==> flow/design.v <==
module baudrate(
  input clk , rst ,
  output reg [11:0] q, 
  output wire tick );
 wire [11:0] q_next;
  always @(posedge clk , posedge rst)
    begin 
      if(rst)
        begin 
          q<=0;
        end
      else
        q<= q_next;
    end
  assign q_next = ( q==2604) ? 0: q+1;
  assign tick = (q==2604) ? 1:0 ;
endmodule
### Tool chain data of baudrate

What the tools print for baudrate, step after step.
Lines are those of the file above, counted from 1.
The mark -- stands for no value.

* top module: baudrate
* clock: clk
* library: sky130hd
* timing corner: tt_025C_1v80

### After elaboration

Yosys after proc, flatten, opt, wreduce and memory -nomap, before mapping. Enables and synchronous resets that opt folds into registers are not counted as muxes. Memory bits, and registers merged into a memory's read port (data or address), are not among the register bits. Print and check cells are not counted. Equal cells are merged and count once.

* register bits after elaboration: 12
* bits of input ports: 2
* output and inout bits: 13
* elaborated cells: 5

* add/sub/neg operators: 1
* eq/ne operators: 1
* mux-type cells: 2

Operators with widths (count)
* adder 12 x 1 -> 12 bit with constant B: 1
* == test 12 bit with constant B: 1
* 2-to-1 mux 12 bit: 1
* 2-to-1 mux 1 bit: 1

### Longest topological paths

Depth = most cells in a row (Yosys ltp): at word level without a register or memory, in the mapped netlist without a sequential cell, where the memories' decode and read muxes count.

* depth in word-level cells: 2
* ABC_AREA: 0
* mapped depth: 5
* gate-level depth less buffers: 5

### After synthesis

The flow's flattened synthesis, as Yosys stat reports it; memories are mapped. The netlist is that of the ABC_AREA named above (0 if unset); the other value can give another one.

* cell count: 57
* synthesis area: 615.6 um^2
* area of sequential cells: 300.3 um^2
* flip-flop cells: 12
* buffer cells: 1

Cell types
* sky130_fd_sc_hd__dfrtp_1: count 12, total area 300.288 um^2
* sky130_fd_sc_hd__xnor2_1: count 4, total area 35.034 um^2
* sky130_fd_sc_hd__xor2_1: count 3, total area 26.275 um^2
* sky130_fd_sc_hd__ha_1: count 2, total area 25.024 um^2
* sky130_fd_sc_hd__nand3_1: count 5, total area 25.024 um^2
* sky130_fd_sc_hd__nand4_1: count 4, total area 25.024 um^2
* sky130_fd_sc_hd__nor2_2: count 3, total area 18.768 um^2
* sky130_fd_sc_hd__nor3_4: count 1, total area 16.266 um^2
* sky130_fd_sc_hd__a21oi_1: count 3, total area 15.014 um^2
* sky130_fd_sc_hd__o31ai_1: count 2, total area 15.014 um^2
* sky130_fd_sc_hd__or4_1: count 2, total area 15.014 um^2
* sky130_fd_sc_hd__or4b_4: count 1, total area 13.763 um^2
* sky130_fd_sc_hd__inv_1: count 3, total area 11.261 um^2
* sky130_fd_sc_hd__nand2_1: count 3, total area 11.261 um^2
* sky130_fd_sc_hd__nand4bb_1: count 1, total area 11.261 um^2
* sky130_fd_sc_hd__and4_1: count 1, total area 8.758 um^2
* sky130_fd_sc_hd__nor2b_2: count 1, total area 8.758 um^2
* sky130_fd_sc_hd__and3_2: count 1, total area 7.507 um^2

Other cell types: 4; their cells: 5.

### Path before layout

Path of least setup slack by OpenSTA after synthesis, without wires, with an ideal clock, recovery checks aside; 20% of the period is set as input and as output delay. Where synthesis merged equal registers, the netlist keeps one of their names.

* path kind: register -> output
* from: reg q[0]
* to: out tick
* clock period: 1.92 ns
* external output delay: 0.384 ns
* launch time at the first pin: 0.000 ns
* arrival: 1.451 ns
* data required time: 1.536 ns
* setup slack: 0.085 ns
* path delay: 1.451 ns
* stages on the path: 5
* buffers on the path: 0
* period reached after synthesis: 1.835 ns

"path delay" is the arrival time less input delay plus setup time.
At an output port there is no setup time.
"stages on the path" counts driving pins, that of a launching flip-flop among them; a cell with two outputs on the path counts twice.
"period reached after synthesis" is the clock period less the worst setup slack; recovery checks do not enter. This is arithmetic on one report: input and output delays are still those of the set period (20% each).
Between the ends stands the longest chain of elaborated cells between them, by number of cells; it is not shown to be the way that was timed. Of several equally long chains one is given.
A line is the first line of the expression or statement that the cell stems from. Yosys adds cells for indexed reads and writes and turns some case tables into memories.

* cells stage by stage: sky130_fd_sc_hd__dfrtp_1 -> sky130_fd_sc_hd__inv_1 -> sky130_fd_sc_hd__ha_1 -> sky130_fd_sc_hd__or4b_4 -> sky130_fd_sc_hd__nor3_4
* cells in the longest elaborated chain: 2
* elaborated cells on any way between the ends: 2
* classes of those cells: 1 x eq/ne; 1 x mux

Ends and longest elaborated chain, after synthesis
* start, declared: RTL line 3 `output reg [11:0] q,`
* start, assigned: RTL line 10 `q<=0;`
* start, assigned: RTL line 13 `q<= q_next;`
* == test 12 bit: RTL line 16 `assign tick = (q==2604) ? 1:0 ;`
* 2-to-1 mux 1 bit: RTL line 16
* end, declared: RTL line 4 `output wire tick );`

Memo
Re: implementation data of baudrate

module baudrate, platform sky130hd, 2 stored runs of the flow under differing settings, order arbitrary. Input and output delays are each 20% of the period that was set; the output load is 0.01 pF.

### Stored run 1

Settings: `period_ns=1.31`, `CORE_UTILIZATION=45`, `SETUP_SLACK_MARGIN=-0.12`, `PLACE_DENSITY_LB_ADDON=0.15`, `CELL_PAD_IN_SITES_GLOBAL_PLACEMENT=3`, `CELL_PAD_IN_SITES_DETAIL_PLACEMENT=1`, `GPL_TIMING_DRIVEN=1`, `CAP_MARGIN=30`, `CORE_MARGIN=2`, `SLEW_MARGIN=20`

Incomplete, placement halted on FLW-0024.

### Stored run 2

Settings: `period_ns=1.31`, `CORE_UTILIZATION=71`, `SETUP_SLACK_MARGIN=-0.05`, `PLACE_DENSITY_LB_ADDON=0.19`, `CELL_PAD_IN_SITES_GLOBAL_PLACEMENT=1`, `CTS_CLUSTER_DIAMETER=184`, `CAP_MARGIN=25`, `CORE_MARGIN=2`, `SLEW_MARGIN=20`

Incomplete, floorplanning halted on PDN-0185.
